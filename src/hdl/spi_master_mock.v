==> flow/design.v <==
`timescale 1ns/1ps
module spi_master_mock (
    input                                 sysclk,
    input  wire                           tx_enb,       
    input  wire [24-1:0] i_frame,      
    input  wire                           miso,         
    output reg                            cs,           
    output wire                           sclk,         
    output reg                            mosi,         
    output wire [7-1:0]   o_frame,      
    output reg  [24-1:0] o_m_shift_reg_debug,
    output reg                            o_m_serial_debug,
    output reg  [4:0]                     o_m_bit_rx_cnt_debug,
    output reg  [2:0]                     o_m_stage_debug,
    output wire                           rx_dv
);
    localparam                    IDLE       = 3'b000;    
    localparam                    COMMAND    = 3'b001;
    localparam                    ADDRESS    = 3'b010;
    localparam                    WRITE      = 3'b110;
    localparam                    DONE       = 3'b111;    
    reg [2:0]                     curr_state;
    reg [4:0]                     bit_frame_cnt;        
    reg                           sclk_int     = 1'b0;  
    reg [2:0]                     sclk_cnt     = 0;     
    reg [24-1:0] shift_reg_tx;         
    reg [4:0]                     bit_rx_cnt   = 0;
    reg [24-1:0] shift_reg_rx = 0;     
    reg                           sclk_prev;
    always @(posedge sysclk) begin
        sclk_prev      <= sclk_int;
        if (sclk_cnt == (5 - 1)) begin
            sclk_int   <= ~sclk_int;
            sclk_cnt   <= 0;
        end else begin
            sclk_int   <= sclk_int;
            sclk_cnt   <= sclk_cnt + 1'b1;
        end
    end
    wire   sclk_falling = sclk_prev  & ~sclk_int;
    wire   sclk_rising  = ~sclk_prev & sclk_int;
    assign sclk         = sclk_int;
    always @(posedge sysclk) begin 
        case (curr_state)
            IDLE   : begin
                cs               <= 1'b1;
                bit_frame_cnt    <= 0;
                mosi             <= 1'b0;
                if (tx_enb == 1'b1) begin
                    shift_reg_tx <= i_frame;
                    cs           <= 1'b0;
                    curr_state   <= COMMAND;
                end else begin
                    shift_reg_tx <= 0;
                    curr_state   <= IDLE;
                end
            end
            COMMAND: begin
                cs                <= 1'b0;
                if (sclk_falling && bit_frame_cnt < 8) begin
                    mosi          <= shift_reg_tx[24 - 1];
                    shift_reg_tx  <= {shift_reg_tx[24-2:0], 1'b0};
                    bit_frame_cnt <= bit_frame_cnt + 1'b1;
                end else if (bit_frame_cnt == 8) begin
                    bit_frame_cnt <= 0;
                    curr_state    <= ADDRESS;
                end
            end
            ADDRESS: begin
                cs                <= 1'b0;
                if (sclk_falling && bit_frame_cnt < 8) begin
                    mosi          <= shift_reg_tx[24 - 1];
                    shift_reg_tx  <= {shift_reg_tx[24-2:0], 1'b0};
                    bit_frame_cnt <= bit_frame_cnt + 1'b1;
                end else if (bit_frame_cnt == 8) begin
                    bit_frame_cnt <= 0;
                    curr_state    <= WRITE;
                end
            end
            WRITE  : begin
                cs                <= 1'b0;
                if (sclk_falling && bit_frame_cnt < 8) begin
                    mosi          <= shift_reg_tx[24 - 1];
                    shift_reg_tx  <= {shift_reg_tx[24-2:0], 1'b0};
                    bit_frame_cnt <= bit_frame_cnt + 1'b1;
                end else if (bit_frame_cnt == 8) begin
                    if (sclk_rising) begin
                        bit_frame_cnt <= 0;
                        curr_state    <= DONE;
                    end
                end
            end
            DONE   : begin
                cs            <= 1'b1;
                bit_frame_cnt <= 0;
                curr_state    <= IDLE;
            end
            default: curr_state <= IDLE;
        endcase
    end
    always @(posedge sysclk) begin
        if (cs == 1'b1) begin
            shift_reg_rx <= 0;
            bit_rx_cnt   <= 0;
        end else begin
            o_m_serial_debug     <= miso;
            o_m_shift_reg_debug  <= shift_reg_rx;
            o_m_bit_rx_cnt_debug <= bit_rx_cnt;
            if (sclk_rising) begin 
                shift_reg_rx <= {shift_reg_rx[24-2:0], miso};
                bit_rx_cnt   <= bit_rx_cnt + 1;
                if (bit_rx_cnt == 24 - 1) begin
                    bit_rx_cnt <= 0;
                end
            end
        end
    end
    assign rx_dv   = (cs == 1'b1) ? 1'b1 : 1'b0;
    assign o_frame = (rx_dv == 1'b1) ? shift_reg_rx[6:0] : 0;
endmodule
Reports on spi_master_mock
Tool output for the design above, in the order of the flow.
Line numbers count from 1 in the design file above.
Cell names lack the library's common part.
{ "setup": {"top": "spi_master_mock", "clock_port": "sysclk", "cell_library": "sky130hd", "corner": "tt_025C_1v80"} }

Word level
Source: Yosys, flattened and elaborated, memories not mapped. Widths are those after wreduce. Registers that Yosys merges into a memory's read port (data or address) are not register bits. Print and check cells do not count. Equal cells are merged and count once.
{ "word_totals": {"regBits": 98, "latch_bits": 0, "mem_bits_rw": 0, "romBits": 0, "clocked_rd_ports_x_width": 0, "n_memories": 0, "out_inout_bits": 44, "word_cells": 75} }
{ "classes": {"n_addsub": 3, "n_mul": 0, "n_div": 0, "compare": 1, "n_eq": 18, "shift": 0, "mux": 25, "bitwise": 4, "reduce_and_logical": 11} }
{ "ops": {"columns": ["operator", "count"], "rows": [
  ["24-bit case mux with 2-bit select", 1],
  ["24-bit 2-to-1 mux", 2],
  ["5-bit 2-to-1 mux", 6],
  ["3-bit 2-to-1 mux", 7],
  ["5-bit case mux with 3-bit select", 1],
  ["2-bit inequality test with constant B", 7],
  ["3-bit case mux with 4-bit select", 1],
  ["5-bit by 1-bit adder with 5-bit output with constant B", 2],
  ["3-bit == test with constant B", 3],
  ["4-bit nonzero test", 2],
  ["7-bit AND reduction", 1],
  ["7-bit 2-to-1 mux", 1],
  ["3-bit inequality test with constant B", 2],
  ["5-bit by 4-bit less-than comparator with 1-bit output with constant B", 1],
  ["5-bit by 4-bit == test with 1-bit output with constant B", 1],
  ["5-bit == test with constant B", 1],
  ["2-bit OR reduction", 2],
  ["4-bit AND reduction", 1],
  ["1-bit 2-to-1 mux", 4],
  ["3-bit by 1-bit adder with 3-bit output with constant B", 1],
  ["3-bit by 1-bit == test with 1-bit output with constant B", 1],
  ["3-bit by 1-bit inequality test with 1-bit output with constant B", 1],
  ["3-bit by 2-bit == test with 1-bit output with constant B", 1],
  ["3-bit zero test", 1],
  ["3-bit nonzero test", 1],
  ["3-bit OR reduction", 1],
  ["1-bit case mux with 3-bit select", 1],
  ["1-bit AND", 2]
]} }
Not listed: further kinds 5, cells in them 6.

Depth
Depth = most cells in a row (Yosys ltp): at word level without a register or memory, in the mapped netlist without a sequential cell, where the memories' decode and read muxes count.
{ "logic_depth": {"word_depth": 6, "ABC_AREA": 0, "mapped_depth": 6, "ltp_nobuf": 5} }

After synthesis
The flow's flattened synthesis, as Yosys stat reports it; memories are mapped. The netlist is that of the ABC_AREA named above (0 if unset); the other value can give another one.
Totals and module areas in this step are rounded.
{ "types": {"columns": ["type", "count", "type_area_um2"], "rows": [
  ["edfxtp_1", 65, 1.95E+03],
  ["dfxtp_1", 33, 660.634],
  ["nand2_1", 75, 281.52],
  ["mux2i_1", 26, 260.25],
  ["a21oi_1", 27, 135.13],
  ["inv_1", 34, 127.622],
  ["ha_1", 5, 62.56],
  ["and2_1", 8, 50.048],
  ["buf_4", 5, 37.536],
  ["nand2b_1", 6, 37.536],
  ["nor2_1", 10, 37.536],
  ["nor2b_1", 5, 31.28],
  ["clkbuf_1", 8, 30.029],
  ["xnor2_1", 3, 26.275],
  ["buf_2", 5, 25.024],
  ["buf_6", 2, 22.522],
  ["a21oi_4", 1, 16.266],
  ["nand3_1", 3, 15.014]
]} }
Not listed: further types 20, cells in them 20.
{ "synth_totals": {"stdcells": 341, "mapped_area_um2": 3970, "ff_cells": 98, "buf_cells": 20} }

Timing after synthesis
Source: OpenSTA report_checks on the synthesized netlist (no wires, ideal clock, input and output delay 20% of the period each), path of least setup slack; recovery checks are left aside. Register names are those of the netlist, which keeps one name where synthesis merged equal registers.
{ "synth_path": {"path_kind": "reg2reg", "from": "reg sclk_int", "to": "reg mosi", "clock_period_ns": 2.69, "setup_ns": 0.384, "t_first_pin_ns": 0.000, "arrival_time_ns": 1.669, "required_ns": 2.306, "path_slack_ns": 0.637, "path_delay_ns": 2.053, "path_stages": 4, "synth_period_reached_ns": 2.053} }
"path_delay_ns" is the arrival time less input delay plus setup time.
"path_stages": output pins that drive a net of the path, with the launching flip-flop's if there is one; two outputs of one cell count as two.
"synth_period_reached_ns" is the clock period less the worst setup slack; recovery checks do not enter. This is arithmetic on one report: input and output delays are still those of the set period (20% each).
The rows between start and end are the longest chain of elaborated cells between them; the timing report does not say that the signal goes this way. Where chains are equally long, one stands for them.
A line is the first line of the expression or statement that the cell stems from. Yosys adds cells for indexed reads and writes and turns some case tables into memories.
A register here has more assigning lines than the two given.
The path ends at the enable pin of a flip-flop; only ways to that pin are counted.
{ "synth_between": {"cell_sequence": "edfxtp_1 -> nor4b_2 -> nand2b_1 -> a22o_1", "elab_chain_cells": 5, "cone_cells": 5} }
{ "synth_lines": {"columns": ["element", "line", "source"], "rows": [
  ["start: declaration", 24, "reg                           sclk_int     = 1'b0;"],
  ["start: assignment", 33, "sclk_int   <= ~sclk_int;"],
  ["start: assignment", 36, "sclk_int   <= sclk_int;"],
  ["1-bit inverter", 40, "wire   sclk_falling = sclk_prev  & ~sclk_int;"],
  ["1-bit AND", 40, null],
  ["1-bit logical AND", 82, "if (sclk_falling && bit_frame_cnt < 8) begin"],
  ["2-bit by 1-bit inequality test with 1-bit output", null, null],
  ["2-bit AND reduction", null, null],
  ["end: assignment", 72, "mosi          <= shift_reg_tx[24 - 1];"],
  ["end: assignment", 83, "mosi          <= shift_reg_tx[24 - 1];"],
  ["end: declaration", 9, "output reg                            mosi,"]
]} }

Worst path after layout
Path of least setup slack in the final report of run A (OpenROAD, finished layout, wires in). Where an end is a register, its clock arrival counts in the times.
{ "layout_path": {"path_kind": "reg2out", "from": "reg cs", "to": "out o_frame[3]", "clock_period_ns": 3.62, "out_delay_ns": 0.72, "t_first_pin_ns": 0.34, "arrival_time_ns": 1.94, "required_ns": 2.90, "path_slack_ns": 0.96, "path_stages": 4} }
The rows between start and end are the longest chain of elaborated cells between them; the timing report does not say that the signal goes this way. Where chains are equally long, one stands for them.
A register here has more assigning lines than the two given.
{ "layout_between": {"cell_sequence": "edfxtp_1 -> clkbuf_1 -> and2_1 -> clkdlybuf4s50_1", "elab_chain_cells": 2, "cone_cells": 2, "lines_between": 2} }
{ "layout_lines": {"columns": ["element", "line", "source"], "rows": [
  ["start: declaration", 7, "output reg                            cs,"],
  ["start: assignment", 46, "cs               <= 1'b1;"],
  ["start: assignment", 51, "cs           <= 1'b0;"],
  ["1-bit 2-to-1 mux", 118, "assign rx_dv   = (cs == 1'b1) ? 1'b1 : 1'b0;"],
  ["7-bit 2-to-1 mux", 119, "assign o_frame = (rx_dv == 1'b1) ? shift_reg_rx[6:0] : 0;"],
  ["end: declaration", 10, "output wire [7-1:0]   o_frame,"]
]} }

--- measured runs ---
Design spi_master_mock on sky130hd. What follows are 2 stored runs of the flow, each under its own settings; their order means nothing. The constraints put input and output delay at 20% of the set period each and load the outputs with 0.01 pF.
"period_reached_ns": clock period set for the run, less the worst setup slack. It is reckoned from that one timing run; input and output delays stay at 20% of the period that was set.
"worst_setup_path_time_ns" means the part of the period allowed to the worst setup path (the constraints hold back 20% at inputs and 20% at outputs) less its slack; where the path has registers, the arrival times of their clocks count too.
"totalPower_uw" is the tool's figure for a default switching activity; nothing was simulated.
Measured values are rounded.
[
  {
    "run": "run A",
    "settings": { "period_ns": 3.62, "CORE_UTILIZATION": 42, "SETUP_SLACK_MARGIN": -0.29, "PLACE_DENSITY_LB_ADDON": 0.29, "CORE_ASPECT_RATIO": 1.38, "CORE_MARGIN": 4, "TNS_END_PERCENT": 65, "GPL_TIMING_DRIVEN": 0, "CTS_CLUSTER_SIZE": 99, "CAP_MARGIN": 20, "SLEW_MARGIN": 20 },
    "results": { "finalCellArea_um2": 5120, "die_um2": 11100, "period_reached_ns": 2.663, "setup_tns_ns": 0.000, "setup_ws_ns": 0.957, "synth_area_um2": 3970, "worst_setup_path_time_ns": 1.94, "timing.worst_path_kind": "reg2out", "finish.utilization_pct": 55.8, "totalPower_uw": 3870, "hold_ws_ns": 0.431 }
  },
  {
    "run": "run B",
    "settings": { "period_ns": 2.65, "CORE_UTILIZATION": 19, "SETUP_SLACK_MARGIN": 0.19, "PLACE_DENSITY_LB_ADDON": 0.21, "CORE_ASPECT_RATIO": 1.5, "CELL_PAD_IN_SITES_DETAIL_PLACEMENT": 0, "TNS_END_PERCENT": 45, "ABC_AREA": 1, "CAP_MARGIN": 5, "SLEW_MARGIN": 15, "CORE_MARGIN": 2 },
    "results": { "finalCellArea_um2": 5070, "die_um2": 21600, "period_reached_ns": 2.150, "setup_tns_ns": 0.000, "setup_ws_ns": 0.500, "synth_area_um2": 3890, "worst_setup_path_time_ns": 1.62, "timing.worst_path_kind": "reg2out", "finish.utilization_pct": 25.0, "totalPower_uw": 5410, "hold_ws_ns": 0.435 }
  }
]
--- end ---
