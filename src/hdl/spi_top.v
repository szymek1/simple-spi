==> flow/design.v <==
`timescale 1ns/1ps
module pwm (
    input                               sysclk,
    input  wire                         i_enb,
    input  wire [7-1:0] i_d,    
    output reg                          o_pwm,
    output reg  [7-1:0] o_cnt   
);
    localparam br_min = (2**7 - 1) * 0 / 100;
    localparam br_max = (2**7 - 1) * 90 / 100;
    reg [7-1:0] r_d;
    always @(posedge sysclk) begin
        if (!i_enb) begin
            o_cnt <= 2**7 - 1;
            o_pwm <= 1'b0;
            r_d   <= 0; 
        end else begin
            o_cnt <= o_cnt + 1'b1;   
            o_pwm <= (o_cnt < r_d) ? 1'b1 : 1'b0;
        end
        if (o_cnt == (2**7 - 1)) begin
            if (i_d <= 0)      r_d <= br_min;
            else if (i_d >= 90) r_d <= br_max;
            else                                 r_d <= i_d;
        end
    end
endmodule
`timescale 1ns/1ps
module spi_slave (
    input                                  sysclk,
    input  wire                            sclk,
    input  wire                            cs,
    input  wire                            mosi,
    input  wire [7:0]                      i_tx_payload,   
    output reg                             miso,
    output wire  [8-1:0]           o_cmd,
    output wire  [8-1:0]          o_addr,
    output wire  [8-1:0]       o_payload,
    output wire                            rx_dv,          
    output wire                            rd_bypass,      
    output reg                             rx_addr_dv,     
    output reg   [24-1:0] o_shift_reg_debug,
    output reg                             o_serial_debug,
    output reg   [4:0]                     o_bit_rx_cnt_debug,
    output reg   [2:0]                     o_debug_stage
);
    localparam IDLE    = 3'b000;
    localparam COMMAND = 3'b001;
    localparam ADDRESS = 3'b010;
    localparam WRITE   = 3'b011;
    localparam DONE    = 3'b111;
    reg [2:0]                     curr_state      = IDLE;
    reg [4:0]                     bit_rx_cnt      = 0;
    reg [24-1:0] shift_reg_rx    = 0;
    reg                           first_edge_seen = 0;   
    reg [4:0]                     bit_tx_cnt      = 0;
    reg [7:0]                     tx_payload_reg  = 0;   
    reg [8-1:0]           rx_cmd     = 8'h0;
    reg [8-1:0]          rx_addr    = 8'hD;
    reg [2:0]                     sclk_sync = 3'b000;
    always @(posedge sysclk) begin
        sclk_sync <= {sclk_sync[1:0], sclk};
    end
    wire                           sclk_rising  = (sclk_sync[2:1] == 2'b01);
    wire                           sclk_falling = (sclk_sync[2:1] == 2'b10);
    reg [2:0]                      cs_sync = 3'b111;
    always @(posedge sysclk) begin
        cs_sync <= {cs_sync[1:0], cs};
    end
    wire                           cs_falling = (cs_sync[2:1] == 2'b10);
    always @(posedge sysclk) begin
        if (cs_sync[1] == 1'b1) begin
            curr_state      <= IDLE;
            bit_rx_cnt      <= 0;
            first_edge_seen <= 0;
        end
        else begin
            o_debug_stage      <= curr_state;
            case (curr_state)
                IDLE   : begin
                    if (cs_falling) begin
                        curr_state      <= COMMAND;
                        bit_rx_cnt      <= 0;
                        first_edge_seen <= 0;
                        shift_reg_rx    <= 0;  
                        rx_cmd          <= 8'h0;
                        rx_addr         <= 8'hD;
                        rx_addr_dv      <= 1'b0;
                    end
                end
                COMMAND: begin
                    if (sclk_rising) begin
                        if (!first_edge_seen) begin
                            first_edge_seen <= 1;
                        end else begin
                            shift_reg_rx    <= {shift_reg_rx[24-2:0], mosi};
                            bit_rx_cnt      <= bit_rx_cnt + 1;
                        end
                    end
                    if (bit_rx_cnt == 8) begin
                        rx_cmd     <= shift_reg_rx[7:0];  
                        curr_state <= ADDRESS;
                        bit_rx_cnt <= 0;
                    end
                end
                ADDRESS: begin
                    if (sclk_rising) begin
                        shift_reg_rx   <= {shift_reg_rx[24-2:0], mosi};
                        bit_rx_cnt     <= bit_rx_cnt + 1;
                        if (bit_rx_cnt == 8 - 1) begin
                            rx_addr    <= {shift_reg_rx[6:0], mosi};   
                            rx_addr_dv <= 1'b1;                        
                        end
                    end
                    if (bit_rx_cnt == 8) begin
                        curr_state <= WRITE;
                        bit_rx_cnt <= 0;
                        if (rx_cmd == 8'h2) begin
                            tx_payload_reg <= i_tx_payload;   
                        end
                    end
                end
                WRITE  : begin
                    if (sclk_rising) begin
                        shift_reg_rx <= {shift_reg_rx[24-2:0], mosi};
                        bit_rx_cnt   <= bit_rx_cnt + 1;
                    end
                    if (bit_rx_cnt == 8) begin
                        curr_state   <= DONE;
                        bit_rx_cnt   <= 0;
                    end
                end
                DONE   : begin
                    curr_state <= IDLE;
                end
                default: begin
                    curr_state <= IDLE;
                end
            endcase
        end
    end
    assign rx_dv     = (cs_sync[1] == 1'b1) ? 1'b1                : 1'b0;
    assign rd_bypass = (rx_cmd == 8'h2)    ? 1'b1                : 1'b0;
    assign o_cmd     = (rx_dv == 1'b1)              ? shift_reg_rx[23:16] : 
                       (rd_bypass == 1'b1)          ? rx_cmd              : 8'h0;
    assign o_addr    = (rx_dv == 1'b1)              ? shift_reg_rx[15:8]  :
                       (rd_bypass == 1'b1)          ? rx_addr             : 8'hD;
    assign o_payload = (rx_dv == 1'b1)              ? shift_reg_rx[7:0]   : 8'h0;
    always @(posedge sysclk) begin
        if (cs_sync[1] == 1'b1 || cs_falling) begin
            bit_tx_cnt     <= 0;
            miso           <= 0; 
            tx_payload_reg <= 0;  
        end else begin
            if (sclk_falling) begin
                if (bit_tx_cnt < 24) begin
                    if (bit_tx_cnt < 8 + 8) begin   
                        miso   <= 0;
                    end else begin   
                        miso   <= tx_payload_reg[8 - 1 - (bit_tx_cnt - (8 + 8))];
                    end
                    bit_tx_cnt <= bit_tx_cnt + 1;
                end
            end
        end
    end
endmodule
`timescale 1ns/1ps
module spi_top (
    input                                  sysclk,
    input  wire                            sclk,
    input  wire                            cs,
    input  wire                            mosi,
    output wire                            miso,
    output wire                            led1,
    output wire                            led2,
    output wire                            led3,
    output wire                            led4,
    output wire                            led5,
    output wire                            led6,
    output wire                            led7,
    output wire                            led8
);
    reg                            r_rx_dv          = 1'b0;
    reg                            slv_tx_enb       = 1'b1;    
    reg [24-1:0]  i_slv_frame      = 0;
    wire [8-1:0]           curr_cmd;                   
    wire [8-1:0]          curr_addr;                  
    wire [8-1:0]       curr_payload;               
    wire                           rx_dv;
    wire                           rd_bypass;
    wire                           rx_addr_dv;
    wire [8-1:0]       tx_payload;                 
    reg [8-2:0] led_brightness [0:8-1];   
    integer i;
    initial begin
        for (i = 0; i < 8; i = i + 1) begin
            led_brightness[i] = 7'b0;   
        end
    end
    wire [8-1:0] pwm_out;
    assign {led8, led7, led6, led5, led4, led3, led2, led1} = pwm_out;
    reg pwm_enb = 1'b0;   
    always @(posedge sysclk) begin
        pwm_enb <= 1'b1;   
    end
    genvar j;
    generate
        for (j = 0; j < 8; j = j + 1) begin : pwm_gen
            pwm pwm_inst (
                .sysclk(sysclk),
                .i_enb(pwm_enb),
                .i_d(led_brightness[j]),
                .o_pwm(pwm_out[j]),
                .o_cnt()
            );
        end
    endgenerate
    spi_slave SPI_SLV (
        .sysclk(sysclk),
        .sclk(sclk),
        .cs(cs),
        .mosi(mosi),
        .i_tx_payload(tx_payload),
        .miso(miso),
        .o_cmd(curr_cmd),
        .o_addr(curr_addr),
        .o_payload(curr_payload),
        .rx_dv(rx_dv),
        .rd_bypass(rd_bypass),
        .rx_addr_dv(rx_addr_dv),
        .o_shift_reg_debug(),
        .o_serial_debug(),
        .o_bit_rx_cnt_debug(),
        .o_debug_stage()
    );
    always @(posedge sysclk) begin
        if (rx_dv == 1'b1) begin  
            case (curr_cmd)
                8'h1  : begin
                    if (curr_addr < 8) begin
                        led_brightness[curr_addr] <= curr_payload[7:1];
                    end
                end
                8'h0      : begin
                end
            endcase
        end
    end
    assign tx_payload = (rd_bypass == 1'b1 
                     && rx_addr_dv == 1'b1  
                     && curr_addr  < 8) ? led_brightness[curr_addr] : 8'h0;
endmodule
## From RTL to reports: spi_top

What the tools print for spi_top, step after step.
Line numbers count from 1 in the design file above.
Operators: Yosys type, input widths -> output width; for muxes data width and select width s.
Cell names lack the library's common part.
The mark -- stands for no value.

- Top module: spi_top
- Clock: sysclk
- Standard-cell library: sky130hd
- Timing corner: tt_025C_1v80

## Word level

Counts by Yosys on the flattened word-level netlist (proc, flatten, opt, wreduce; memories kept). Register bits leave out memories and registers merged into their read ports (data or address). Print and check cells are left out. Cells with the same type and inputs are merged into one.
Memory sizes are those after Yosys's memory passes, which may raise the word count (mostly to a power of two), join words into wider ones and drop unused or constant bits.

- $add $sub $neg: 12
- Magnitude comparators: 27
- Equal/unequal tests: 38
- Shifts and indexed selects: 1
- Mux-type cells: 76
- Bitwise logic cells: 1
- Reduce/logical cells: 13

Operators by type and width:

| kind | number |
|---|---|
| $mux 7 | 28 |
| $mux 24 | 4 |
| $pmux 24 s3 | 1 |
| $mux 8 | 9 |
| $add 7x1->7 const B | 8 |
| $le 7x1->1 const B | 8 |
| $lt 7x7->1 | 8 |
| $ge 7x7->1 const B | 8 |
| $eq 7x7->1 const B | 8 |
| $ne 2x1->1 const B | 17 |
| $sub 3x32->32 const A | 1 |
| $shiftx 8x32->1 const A | 1 |
| $pmux 8 s2 | 2 |
| $mux 5 | 6 |
| $mux 3 | 7 |
| $mux 1 | 16 |
| $pmux 5 s3 | 1 |
| $pmux 3 s4 | 1 |
| $add 5x1->5 const B | 2 |
| $lt 5x5->1 const B | 2 |
| $reduce_and 5->1 | 2 |
| $ne 3x1->1 const B | 3 |
| $reduce_and 4->1 | 2 |
| $eq 8x1->1 const B | 1 |
| $eq 8x2->1 const B | 1 |
| $lt 8x4->1 const B | 1 |
| $eq 3x2->1 const B | 2 |
| $sub 5x5->6 const B | 1 |

Not listed: further kinds 15, cells in them 17.

- Register bits after elaboration: 182
- RAM bits: 56
- Memories kept: 1
- Bits of input ports: 4
- Output and inout port bits: 9
- Word-level cells: 204

Memory list:

| name | depth | width | line | source |
|---|---|---|---|---|
| led_brightness | 8 | 7 | 194 | `reg [8-2:0] led_brightness [0:8-1];` |

## Depth

Longest topological path by Yosys (ltp), each cell counted once; first at word level (registers and memories cut), then after technology mapping (sequential cells cut; the memories' decode and read muxes count).

- Depth in word-level cells: 8
- ABC_AREA: 0
- Gate-level depth with buffers: 7
- Gate-level depth less buffers: 7

## Mapped cells and area

Yosys stat after the flow's synthesis: flattened, memories mapped to cells. It holds for the ABC_AREA given above (unset counts as 0); a run with the other value may have another netlist.

Cell types:

| cell type | number | area in all (µm²) |
|---|---|---|
| edfxtp_1 | 147 | 4.41E+03 |
| dfxtp_1 | 80 | 1.6E+03 |
| ha_1 | 58 | 725.696 |
| and2_1 | 66 | 412.896 |
| nor2_1 | 78 | 292.781 |
| nand2_1 | 76 | 285.274 |
| inv_1 | 61 | 228.97 |
| a21o_1 | 24 | 180.173 |
| nand3_1 | 33 | 165.158 |
| nand2b_1 | 24 | 150.144 |
| xnor2_1 | 14 | 122.618 |
| xor2_1 | 13 | 113.859 |
| and3_1 | 17 | 106.352 |
| o2111a_1 | 8 | 90.086 |
| o21ai_0 | 17 | 85.082 |
| a21oi_1 | 16 | 80.077 |
| o211a_1 | 8 | 80.077 |
| o21a_1 | 10 | 75.072 |

Not listed: further types 32, cells in them 82.

- Cells in the netlist: 832
- Cell area after synthesis: 9,804.4 µm²
- Sequential area: 6,015.8 µm²
- Flip-flops: 227
- Buffers: 17

By module: a second synthesis without flattening, with its own total; a netlist apart from the flattened one above.

- Cells (unflattened synthesis): 948
- Area total of the unflattened synthesis: 11,141.9 µm²

Rows give one instance, submodules left out.

Modules:

| module | instances | cells | area (µm²) | sequential area (µm²) |
|---|---|---|---|---|
| pwm | 8 | 70 | 755.7 | 370.4 |
| spi_slave | 1 | 247 | 2,770.2 | 1,621.6 |
| spi_top | 1 | 141 | 2,326.0 | 1,701.6 |

## Worst setup path after synthesis

OpenSTA on the mapped netlist: ideal clock, no wires. The path of least setup slack (recovery checks aside). Input and output delay are each 20% of the period. Register names are those of the netlist, which keeps one name where synthesis merged equal registers.

- Kind: register to register
- Start point: register SPI_SLV.curr_state[0]
- End point: register SPI_SLV.shift_reg_rx[0]
- Clock period: 3,120 ps
- Library setup time: 445 ps
- Launch time at the first pin: 0 ps
- Arrival time: 2,764 ps
- Data required time: 2,675 ps
- Slack: -89 ps
- Path delay: 3,209 ps
- Stages on the path: 6
- Buffers on the path: 2
- Period reached after synthesis: 3,209 ps

"path delay" is the arrival time less input delay plus setup time.
"stages on the path" counts driving pins, that of a launching flip-flop among them; a cell with two outputs on the path counts twice.
"period reached after synthesis" = period - worst setup slack (recovery checks aside). The figure is calculated, with input and output delays left at 20% of the set period.
The rows between start and end are the longest chain of elaborated cells between them; the timing report does not say that the signal goes this way. Where chains are equally long, one stands for them.
Each line given opens the expression or statement behind the cell; cells for indexed reads and writes are added by Yosys, which also makes memories of some case tables.
A register here has more assigning lines than the two given.
Only ways into the end's enable, where the timed path ends, are counted here.

- Cell sequence: dfxtp_1 > buf_6 > nor2b_4 > nor2b_1 > clkbuf_1 > a221oi_1
- Length of the longest elaborated chain: 4
- Elaborated cells on any way between the ends: 11
- Source lines of those cells: 1
- Classes of those cells: eq/ne (7); reduce/logical (4)

Ends and longest elaborated chain, post-synthesis:

| item | line | source |
|---|---|---|
| start: declaration | 52 | `reg [2:0]                     curr_state      = IDLE;` |
| start: assignment | 73 | `curr_state      <= IDLE;` |
| start: assignment | 82 | `curr_state      <= COMMAND;` |
| $eq 3x2->1 | 79 | `case (curr_state)` |
| $reduce_or 2->1 | -- |  |
| $ne 2x1->1 | -- |  |
| $reduce_and 6->1 | -- |  |
| end: assignment | 96 | `shift_reg_rx    <= {shift_reg_rx[24-2:0], mosi};` |
| end: assignment | 108 | `shift_reg_rx   <= {shift_reg_rx[24-2:0], mosi};` |
| end: declaration | 54 | `reg [24-1:0] shift_reg_rx    = 0;` |

## Path in the finished layout

From the final timing report of flow run 1: the path of least setup slack in the routed layout; clock arrival at registers is part of the times.
The path's times are printed in steps of 10 ps; the period is the one set.

- Kind: register to register
- Start point: register SPI_SLV.cs_sync[1]
- End point: register SPI_SLV.shift_reg_rx[20]
- Clock period: 3,440 ps
- Library setup time: 300 ps
- Launch time at the first pin: 490 ps
- Arrival time: 2,700 ps
- Data required time: 3,630 ps
- Slack: 930 ps
- Stages on the path: 6
- Buffers on the path: 1

The rows between start and end are the longest chain of elaborated cells between them; the timing report does not say that the signal goes this way. Where chains are equally long, one stands for them.
A register here has more assigning lines than the two given.
Only ways into the end's enable, where the timed path ends, are counted here.

- Cell sequence: dfxtp_1 > nand2b_1 > a21oi_4 > nand2b_1 > a221oi_2 > buf_4
- Length of the longest elaborated chain: 3
- Elaborated cells on any way between the ends: 4
- Source lines of those cells: 1
- Classes of those cells: eq/ne (2); logic (1); reduce/logical (1)

Ends and longest elaborated chain, post-layout:

| item | line | source |
|---|---|---|
| start: declaration | 66 | `reg [2:0]                      cs_sync = 3'b111;` |
| start: assignment | 68 | `cs_sync <= {cs_sync[1:0], cs};` |
| $eq 2x2->1 | 70 | `wire                           cs_falling = (cs_sync[2:1] == 2'b10);` |
| $ne 2x1->1 | -- |  |
| $reduce_and 6->1 | -- |  |
| end: assignment | 96 | `shift_reg_rx    <= {shift_reg_rx[24-2:0], mosi};` |
| end: assignment | 108 | `shift_reg_rx   <= {shift_reg_rx[24-2:0], mosi};` |
| end: declaration | 54 | `reg [24-1:0] shift_reg_rx    = 0;` |

## Implementation results

Module spi_top, platform sky130hd: 2 stored runs of the flow (Yosys, OpenROAD) with differing settings, in no particular order. Input and output delays are each 20% of the period that was set; the output load is 0.01 pF.
"achieved clock period" = clock period - worst setup slack. The figure is calculated, with input and output delays left at 20% of the set period.
"critical setup path time" = time allowed to the worst setup path (clock period - input delay - output delay, where it has them) - its slack; a late launch clock adds to it, a late capture clock takes from it.
By "power" is meant OpenSTA's value without simulated activity: inputs other than the clock are taken to toggle once in ten clock periods, and the tool carries that through the logic.
"critical setup path time" is given in steps of 10 ps.

### Flow run 1

Settings: `period_ns=3.44`, `CORE_UTILIZATION=58`, `SETUP_SLACK_MARGIN=0.52`, `PLACE_DENSITY=0.59`, `CORE_ASPECT_RATIO=0.57`, `CELL_PAD_IN_SITES_GLOBAL_PLACEMENT=2`, `ABC_AREA=0`, `CTS_CLUSTER_DIAMETER=283`, `MIN_ROUTING_LAYER=met1`, `MAX_ROUTING_LAYER=met5`, `CAP_MARGIN=20`, `CORE_MARGIN=2`, `SLEW_MARGIN=20`

- Achieved clock period: 2,508 ps
- Critical setup path time: 2,510 ps
- Worst setup path type: register to register
- Mapped cell area after synthesis: 9,804.4 µm²
- Area inside the die boundary: 18,001.6 µm²
- Final design utilization: 66.3 %
- Final worst hold slack: 328 ps
- Standard-cell area after layout: 10,834.1 µm²
- Power: 0.006996 W
- Setup slack of the worst path: 932 ps

### Flow run 2

Settings: `period_ns=4.77`, `CORE_UTILIZATION=36`, `CELL_PAD_IN_SITES_GLOBAL_PLACEMENT=0`, `ABC_AREA=1`, `GPL_TIMING_DRIVEN=1`, `GPL_ROUTABILITY_DRIVEN=1`, `CTS_CLUSTER_SIZE=60`, `SLEW_MARGIN=20`, `MAX_ROUTING_LAYER=met4`, `CAP_MARGIN=20`, `CORE_MARGIN=2`

- Achieved clock period: 2,380 ps
- Power: 0.005534 W
- Final worst hold slack: 326 ps
- Critical setup path time: 2,380 ps
- Worst setup path type: register to register
- Mapped cell area after synthesis: 9,935.8 µm²
- Setup slack of the worst path: 2,390 ps
- Standard-cell area after layout: 11,302.1 µm²
- Final design utilization: 41.8 %
- Area inside the die boundary: 28,944.2 µm²
